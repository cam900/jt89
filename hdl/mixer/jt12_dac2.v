==> flow/design.v <==
`timescale 1ns / 1ps
module jt12_dac2 #(parameter width=11)
(
	input	clk,
    input	rst,
    input	signed [width-1:0] din,
    output	reg dout
);
localparam int_w = width+5;
reg [int_w-1:0] y, error, error_1, error_2;
wire [width-1:0] undin = { ~din[width-1], din[width-2:0] };
always @(*) begin
	y = undin + { error_1, 1'b0} - error_2;
	dout = ~y[int_w-1];
	error = y - {dout, {width{1'b0}}};
end
always @(posedge clk)
	if( rst ) begin
		error_1 <= {int_w{1'b0}};
		error_2 <= {int_w{1'b0}};
	end else begin
		error_1 <= error;
		error_2 <= error_1;
	end
endmodule
Step by step through the tools: jt12_dac2
The steps from the RTL of jt12_dac2 to its reports follow in flow order.
Lines are those of the file above, counted from 1.
Operators: Yosys type, input widths -> output width; for muxes data width and select width s.
Library cell names are shortened.
{ "setup": {"top": "jt12_dac2", "clk_port": "clk", "library": "sky130hd", "lib_corner": "tt_025C_1v80"} }

Word level
Source: Yosys, flattened and elaborated, memories not mapped. Widths are those after wreduce; folded enables and synchronous resets count as part of the registers. Registers that Yosys merges into a memory's read port (data or address) are not register bits. Print and check cells do not count. Equal cells are merged and count once.
{ "word_totals": {"register_bits": 32, "in_bits": 13, "out_inout_bits": 1} }
{ "classes": {"n_logic": 2, "n_addsub": 3} }
{ "ops": {"columns": ["op", "count"], "rows": [
  ["$add 11x16->16", 1],
  ["$sub 16x12->16", 1],
  ["$sub 16x16->16", 1],
  ["$not 1->1", 2]
]} }

Longest topological paths
Depth = most cells in a row (Yosys ltp): at word level without a register or memory, in the mapped netlist without a sequential cell, where the memories' decode and read muxes count.
{ "depth": {"ltp_word": 5, "abc_area": 0, "mapped_depth": 16} }

Synthesis result
Source: synth_stat.txt of the flow (Yosys; design flattened, memories mapped). It holds for the ABC_AREA given above (unset counts as 0); a run with the other value may have another netlist.
{ "by_type": {"columns": ["cell_type", "count", "type_area_um2"], "rows": [
  ["dfxtp_1", 32, 640.614],
  ["ha_1", 21, 262.752],
  ["fa_1", 11, 220.211],
  ["inv_1", 48, 180.173],
  ["nor2_1", 25, 93.84],
  ["xnor2_1", 7, 61.309],
  ["a21oi_1", 10, 50.048],
  ["nor2b_1", 8, 50.048],
  ["xor2_1", 5, 43.792],
  ["a21o_1", 4, 30.029],
  ["o211ai_1", 4, 30.029],
  ["a221oi_4", 1, 26.275],
  ["o21ai_0", 5, 25.024],
  ["a211oi_1", 3, 22.522],
  ["o21a_1", 3, 22.522],
  ["o32a_4", 1, 22.522],
  ["a2111oi_2", 1, 15.014],
  ["mux2_4", 1, 15.014]
]} }
Not listed: further types 17, cells in them 26.
{ "synth_totals": {"area_um2": 1976.9, "sequential_area_um2": 640.6, "stdcells": 216, "ff_cells": 32, "buffers": 3} }

Path before layout
OpenSTA on the mapped netlist: ideal clock, no wires. The path of least setup slack (recovery checks aside). Input and output delay are each 20% of the period. Register names are those of the netlist, which keeps one name where synthesis merged equal registers.
{ "synth_timing": {"path_type": "input to register", "start": "input port din[1]", "end": "register error_1[15]", "arrival_ns": 4.324, "slack_ns": 0.535, "required_time_ns": 4.859, "setup_ns": 0.121, "stages": 16, "input_delay_ns": 0.996, "period_ns": 4.98, "path_buffers": 0, "path_delay_ns": 3.449, "synth_period_reached_ns": 4.445} }
"path_delay_ns" = arrival - input delay + setup time.
"stages" counts driving pins, that of a launching flip-flop among them; a cell with two outputs on the path counts twice.
"synth_period_reached_ns" is the clock period less the worst setup slack; recovery checks do not enter. This is arithmetic on one report: input and output delays are still those of the set period (20% each).
The rows between start and end are the longest chain of elaborated cells between them; the timing report does not say that the signal goes this way. Where chains are equally long, one stands for them.
A line is the first line of the expression or statement that the cell stems from. Yosys adds cells for indexed reads and writes and turns some case tables into memories.
{ "synth_between": {"cell_sequence": "inv_1 fa_1 inv_1 ha_1 inv_1 fa_1 nor2b_4 o31a_1 o32a_4 a2111oi_2 or3_1 and2_1 ha_1 ha_1 nor3b_1 mux2_4", "elab_chain_cells": 4} }
{ "synth_rtl": {"columns": ["item", "line", "rtl"], "rows": [
  ["start, declared", 6, "input signed [width-1:0] din,"],
  ["$add 11x16->16", 13, "y = undin + { error_1, 1'b0} - error_2;"],
  ["$sub 16x16->16", 13, null],
  ["$not 1->1", 14, "dout = ~y[int_w-1];"],
  ["$sub 16x12->16", 15, "error = y - {dout, {width{1'b0}}};"],
  ["end, assigned", 19, "error_1 <= {int_w{1'b0}};"],
  ["end, assigned", 22, "error_1 <= error;"],
  ["end, declared", 10, "reg [int_w-1:0] y, error, error_1, error_2;"]
]} }
Nets of the timed path that keep an RTL name, with a line that drives or declares them; the list need not be complete.
{ "synth_named_nets": {"columns": ["signal", "line"], "rows": [
  ["dout", 14]
]} }

Worst path after layout
From the final timing report of stored run 1: the path of least setup slack in the routed layout; clock arrival at registers is part of the times.
{ "layout_timing": {"path_type": "input to output", "start": "input port din[1]", "end": "output port dout", "arrival_ns": 3.26, "slack_ns": -0.62, "input_delay_ns": 0.66, "period_ns": 3.31, "stages": 14, "required_time_ns": 2.65, "path_buffers": 2} }
The rows between start and end are the longest chain of elaborated cells between them; the timing report does not say that the signal goes this way. Where chains are equally long, one stands for them.
{ "layout_between": {"cell_sequence": "buf_8 inv_8 fa_1 inv_1 ha_2 inv_2 fa_2 nor2b_4 o31a_1 o32a_4 a2111oi_4 or3_4 and2_4 buf_6", "elab_chain_cells": 3} }
{ "layout_rtl": {"columns": ["item", "line", "rtl"], "rows": [
  ["start, declared", 6, "input signed [width-1:0] din,"],
  ["$add 11x16->16", 13, "y = undin + { error_1, 1'b0} - error_2;"],
  ["$sub 16x16->16", 13, null],
  ["$not 1->1", 14, "dout = ~y[int_w-1];"],
  ["end, declared", 7, "output reg dout"]
]} }

==> results <==
Design jt12_dac2 on sky130hd. What follows are 2 stored runs of the flow, each under its own settings; their order means nothing. The constraints put input and output delay at 20% of the set period each and load the outputs with 0.01 pF.
"achieved clock period (ns)" means the clock period less the worst setup slack. The figure is calculated, with input and output delays left at 20% of the set period.
"worst setup path time (ns)" = time allowed to the worst setup path (clock period - input delay - output delay, where it has them) - its slack; a late launch clock adds to it, a late capture clock takes from it.

settings of stored run 1
{
  "period_ns": 3.31,
  "CORE_UTILIZATION": 54,
  "PLACE_DENSITY": 0.53,
  "CORE_ASPECT_RATIO": 1.47,
  "CORE_MARGIN": 10,
  "TNS_END_PERCENT": 70,
  "ABC_AREA": 0,
  "GPL_TIMING_DRIVEN": 1,
  "GPL_ROUTABILITY_DRIVEN": 0,
  "MAX_ROUTING_LAYER": "met4",
  "CAP_MARGIN": 20,
  "SLEW_MARGIN": 20
}
report of stored run 1
yosys chip area after synthesis (um^2): 1976.9
finish__design__die__area: 6526.3
finish__design__instance__area__stdcell: 2778.9
finish__design__instance__utilization: 0.7910
finish__timing__setup__ws: -0.617
finish__timing__setup__tns: -2.160
finish__timing__hold__ws: 0.454
achieved clock period (ns): 3.927
worst setup path time (ns): 2.60
worst setup path kind: input to output

settings of stored run 2
{
  "period_ns": 7.3,
  "CORE_UTILIZATION": 57,
  "PLACE_DENSITY_LB_ADDON": 0.08,
  "CORE_ASPECT_RATIO": 1.78,
  "CORE_MARGIN": 5,
  "TNS_END_PERCENT": 45,
  "CTS_CLUSTER_SIZE": 43,
  "MIN_ROUTING_LAYER": "met1",
  "MAX_ROUTING_LAYER": "met5",
  "CAP_MARGIN": 20,
  "SLEW_MARGIN": 20
}
report of stored run 2
yosys chip area after synthesis (um^2): 1976.9
finish__design__die__area: 4795.2
finish__design__instance__area__stdcell: 2255.9
finish__design__instance__utilization: 0.6778
finish__timing__setup__ws: 0.858
finish__timing__setup__tns: 0.000
finish__timing__hold__ws: 0.443
achieved clock period (ns): 6.442
worst setup path time (ns): 3.52
worst setup path kind: input to output
