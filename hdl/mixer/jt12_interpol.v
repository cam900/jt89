==> flow/design.v <==
module jt12_comb #(parameter 
    w=16,    
    m=1      
)(
    input               rst,
    input               clk,
(* direct_enable *)    input cen,
    input  signed [w-1:0] snd_in,
    output reg signed [w-1:0] snd_out
);
wire signed [w-1:0] prev;
generate
    genvar k;
    reg signed [w-1:0] mem[0:m-1];
    assign prev=mem[m-1];
    for(k=0;k<m;k=k+1) begin : mem_gen
        always @(posedge clk)
            if(rst) begin
                mem[k] <= {w{1'b0}};
            end else if(cen) begin
                mem[k] <= k==0 ? snd_in : mem[k-1];
            end
    end
endgenerate
always @(posedge clk)
    if(rst) begin
        snd_out <= {w{1'b0}};
    end else if(cen) begin
        snd_out <= snd_in - prev;
    end
endmodule  
module jt12_interpol #(parameter calcw=18, inw=16, 
    n=2,     
    m=1,     
    rate=2   
)(
    input               rst,
    input               clk,
(* direct_enable *)    input               cen_in,
(* direct_enable *)    input               cen_out,
    input  signed [inw-1:0] snd_in,
    output reg signed [inw-1:0] snd_out
);
reg signed  [calcw-1:0] inter6;
wire signed [calcw-1:0] comb_op, integ_op;
localparam wdiff = calcw - inw;
generate
    genvar k;
    wire [calcw-1:0] comb_data[0:n];
    assign comb_data[0] = { {wdiff{snd_in[inw-1]}}, snd_in };
    assign comb_op = comb_data[n];
    for(k=0;k<n;k=k+1) begin : comb_gen
        jt12_comb #(.w(calcw),.m(m)) u_comb(
            .rst    ( rst            ),
            .clk    ( clk            ),
            .cen    ( cen_in         ),
            .snd_in ( comb_data[k]   ),
            .snd_out( comb_data[k+1] )
        );
    end
endgenerate
reg [rate-1:0] inter_cnt;
always @(posedge clk) 
    if(rst) begin
        inter6 <= {calcw{1'b0}};
        inter_cnt <= { {(rate-1){1'b0}}, 1'b1};
    end else if(cen_out) begin
        inter6 <= inter_cnt[0] ? comb_op : {calcw{1'b0}};
        inter_cnt <= { inter_cnt[0], inter_cnt[rate-1:1] };
    end
generate
    genvar k2;
    reg [calcw-1:0] integ_data[0:n];
    assign integ_op = integ_data[n];
    always @(*)
        integ_data[0] = inter6;
    for(k2=1;k2<=n;k2=k2+1) begin : integ_gen
        always @(posedge clk) 
            if(rst) begin
                integ_data[k2] <= {calcw{1'b0}};
            end else if(cen_out) begin
                integ_data[k2] <= integ_data[k2] + integ_data[k2-1];
            end
    end
endgenerate
always @(posedge clk) 
    if(rst) begin
        snd_out <= {inw{1'b0}};
    end else if(cen_out) begin
        snd_out<= integ_op[calcw-1:wdiff];
    end
endmodule
# From RTL to reports: jt12_interpol
# The steps from the RTL of jt12_interpol to its reports follow in flow order.
# Line numbers count from 1 in the design file above.
# Cell names lack the library's common part.
# The mark n/a stands for no value.
# inputs
design	jt12_interpol
clock	clk
cell_library	sky130hd
corner	tt_025C_1v80

# Word level
# Source: Yosys, flattened and elaborated. Widths are those after wreduce; folded enables and synchronous resets count as part of the registers. Registers that Yosys merges into a memory's read port (data or address) are not register bits. Print and check cells do not count. Equal cells are merged and count once.
# bits
ff_bits	142
in_bits	20
out_inout_bits	16
word_cells	14
# op_classes
add_sub_neg	4
mux	1
# op_table
operator	count
adder 18 bit	2
subtractor 18 bit	1
2-to-1 mux 18 bit	1
subtractor 16 x 16 -> 17 bit	1

# Depth
# Depth = most cells in a row (Yosys ltp): at word level without a register or memory, in the mapped netlist without a sequential cell, where the memories' decode and read muxes count.
# logic_depth
depth_word	1
abc_area	0
ltp_mapped	11
depth_no_buf	11

# Netlist
# The flow's flattened synthesis, as Yosys stat reports it; memories are mapped. The netlist is that of the ABC_AREA named above (0 if unset); the other value can give another one.
# mapped
cell_count	951
area_mm2	0.0081441
seqArea_mm2	0.0028027
flip_flops	140
n_buf	45
# types
cell	count	type_area_um2
dfxtp_1	140	2.8E+03
ha_1	67	838.304
mux2i_1	75	750.72
nor2_1	142	533.011
a21o_1	36	270.259
a21oi_1	53	265.254
xnor2_1	24	210.202
nand2_1	53	198.941
inv_1	51	191.434
a22oi_1	17	127.622
nand3_1	23	115.11
nor3_1	20	100.096
a211oi_1	13	97.594
o21ai_0	19	95.091
nor2b_1	14	87.584
xor2_1	10	87.584
clkbuf_1	23	86.333
a31oi_1	13	81.328
# Other cell types: 51; their cells: 158.
# The figures by module come from a second, unflattened synthesis with its own total; it is not the netlist above.
# hier_totals
cells_unflattened	972
hier_area_mm2	0.0084368
# Rows give one instance, submodules left out.
# modules
mod	instances	cells	mod_area_mm2	seq_area_mm2
jt12_comb	2	247	0.0021496	0.0007207
jt12_interpol	1	478	0.0041377	0.0014414

# Worst setup path after synthesis
# Path of least setup slack by OpenSTA after synthesis, without wires, with an ideal clock, recovery checks aside; 20% of the period is set as input and as output delay. Where synthesis merged equal registers, the netlist keeps one of their names.
# synth_path
kind	input port to flip-flop
startpoint	input snd_in[0]
endpoint	register comb_gen[0].u_comb.snd_out[14]
clock_period_ns	3.02
in_delay_ns	0.604
setup_ns	0.116
t_first_pin_ns	0.604
t_arrival_ns	2.293
required_time_ns	2.904
setup_slack_ns	0.611
delay_ns	1.805
path_stages	10
path_buffers	0
period_less_setup_slack_ns	2.409
# "delay_ns" is the arrival time less input delay plus setup time.
# "path_stages" counts driving pins, that of a launching flip-flop among them; a cell with two outputs on the path counts twice.
# "period_less_setup_slack_ns" is the clock period less the worst setup slack; recovery checks do not enter. This is arithmetic on one report: input and output delays are still those of the set period (20% each).
# Between the ends stands the longest chain of elaborated cells between them, by number of cells; it is not shown to be the way that was timed. Of several equally long chains one is given.
# A line is the first line of the expression or statement that the cell stems from. Yosys adds cells for indexed reads and writes and turns some case tables into memories.
# synth_via
path_cell_list	inv_1 > ha_1 > fa_1 > nor2b_1 > o31a_1 > o21ai_2 > o21ai_1 > a31oi_1 > mux2i_1 > a31o_2
elab_chain_len	1
cone_cells	1
cone_lines	1
classes_between	add/sub (1)
# synth_rtl
item	line	source
from (decl)	41	input  signed [inw-1:0] snd_in,
subtractor 16 x 16 -> 17 bit	29	snd_out <= snd_in - prev;
to (assign)	27	snd_out <= {w{1'b0}};
to (assign)	29
to (decl)	9	output reg signed [w-1:0] snd_out

# Worst path after layout
# From the final timing report of run 1: the path of least setup slack in the routed layout; clock arrival at registers is part of the times.
# layout_path
kind	flip-flop to flip-flop
startpoint	register inter6[0]
endpoint	register integ_data[1][14]
clock_period_ns	2.17
setup_ns	0.11
t_first_pin_ns	0.42
t_arrival_ns	2.61
required_time_ns	2.48
setup_slack_ns	-0.13
path_stages	11
path_buffers	0
# Between the ends stands the longest chain of elaborated cells between them, by number of cells; it is not shown to be the way that was timed. Of several equally long chains one is given.
# layout_via
path_cell_list	dfxtp_2 > ha_4 > inv_2 > fa_2 > nor2b_2 > o21a_1 > o21ai_2 > a211oi_2 > o21ai_1 > mux2_1 > a311o_1
elab_chain_len	1
cone_cells	1
cone_lines	1
classes_between	add/sub (1)
# layout_rtl
item	line	source
from (decl)	44	reg signed  [calcw-1:0] inter6;
from (assign)	65	inter6 <= {calcw{1'b0}};
from (assign)	68	inter6 <= inter_cnt[0] ? comb_op : {calcw{1'b0}};
adder 18 bit	82	integ_data[k2] <= integ_data[k2] + integ_data[k2-1];
to (assign)	80	integ_data[k2] <= {calcw{1'b0}};
to (assign)	82
to (decl)	73	reg [calcw-1:0] integ_data[0:n];

==> results <==
Module jt12_interpol, platform sky130hd: 2 stored runs of the flow (Yosys, OpenROAD) with differing settings, in no particular order. Input and output delays are each 20% of the period that was set; the output load is 0.01 pF.
"period_less_ws_ns" = clock period - worst setup slack. The figure is calculated, with input and output delays left at 20% of the set period.
By "critical_path_time_ns" is meant the share of the clock period that the worst setup path is allowed (20% is reserved at inputs, 20% at outputs), minus its slack. Clock arrival times at its registers enter into it.
"total_power_mw" is the tool's figure for a default switching activity; nothing was simulated.

Run 1, flow files:
==> flow/run.sh <==
#!/bin/bash
# the make line also repeats the synthesis and layout settings of config.mk as NAME=value (left out here)
make -C /OpenROAD-flow-scripts/flow DESIGN_CONFIG=/design/flow/config.mk WORK_HOME=/design/flow/orfs CLKGATE_MAP_FILE= finish
==> flow/config.mk <==
export PLATFORM = sky130hd
export DESIGN_NAME = jt12_interpol
export DESIGN_NICKNAME = jt12_interpol
export VERILOG_FILES = /design/flow/design.v
export SDC_FILE = /design/flow/constraint.sdc
export NUM_CORES = 4
export LEC_CHECK = 0
export CAP_MARGIN = 20
export CORE_MARGIN = 2
export CORE_UTILIZATION = 40
export SLEW_MARGIN = 20
==> flow/constraint.sdc <==
create_clock -name core_clock -period 2.17 [get_ports {clk}]
set_input_delay 0.4340 -clock core_clock [delete_from_list [all_inputs] [get_ports {clk}]]
set_output_delay 0.4340 -clock core_clock [all_outputs]
set_load 0.01 [all_outputs]

==> results of run 1, as CSV <==
result,value
critical_path_time_ns,2.30
path_kind,"flip-flop to flip-flop"
worst_hold_slack_ns,0.262
dieArea_mm2,0.021518
total_power_mw,7.941
final_setup_tns_ns,-0.522
finish.stdcell_area_mm2,0.0110356
utilization_pct,54.9
final_setup_ws_ns,-0.134
ys_area_mm2,0.0081441
period_less_ws_ns,2.304

Run 2, flow files:
==> flow/run.sh <==
#!/bin/bash
# the make line also repeats the synthesis and layout settings of config.mk as NAME=value (left out here)
make -C /OpenROAD-flow-scripts/flow DESIGN_CONFIG=/design/flow/config.mk WORK_HOME=/design/flow/orfs CLKGATE_MAP_FILE= finish
==> flow/config.mk <==
export PLATFORM = sky130hd
export DESIGN_NAME = jt12_interpol
export DESIGN_NICKNAME = jt12_interpol
export VERILOG_FILES = /design/flow/design.v
export SDC_FILE = /design/flow/constraint.sdc
export NUM_CORES = 4
export LEC_CHECK = 0
export CAP_MARGIN = 0
export CELL_PAD_IN_SITES_DETAIL_PLACEMENT = 2
export CELL_PAD_IN_SITES_GLOBAL_PLACEMENT = 2
export CORE_ASPECT_RATIO = 0.75
export CORE_MARGIN = 4
export CORE_UTILIZATION = 30
export CTS_CLUSTER_DIAMETER = 86
export CTS_CLUSTER_SIZE = 20
export GPL_TIMING_DRIVEN = 1
export MAX_ROUTING_LAYER = met4
export MIN_ROUTING_LAYER = met1
export PLACE_DENSITY_LB_ADDON = 0.2
export SLEW_MARGIN = 15
==> flow/constraint.sdc <==
create_clock -name core_clock -period 2.75 [get_ports {clk}]
set_input_delay 0.5500 -clock core_clock [delete_from_list [all_inputs] [get_ports {clk}]]
set_output_delay 0.5500 -clock core_clock [all_outputs]
set_load 0.01 [all_outputs]

==> results of run 2, as CSV <==
result,value
critical_path_time_ns,2.61
path_kind,"flip-flop to flip-flop"
worst_hold_slack_ns,0.471
dieArea_mm2,0.0298743
total_power_mw,5.896
final_setup_tns_ns,0.000
finish.stdcell_area_mm2,0.0096442
utilization_pct,36.6
final_setup_ws_ns,0.137
ys_area_mm2,0.0081441
period_less_ws_ns,2.613
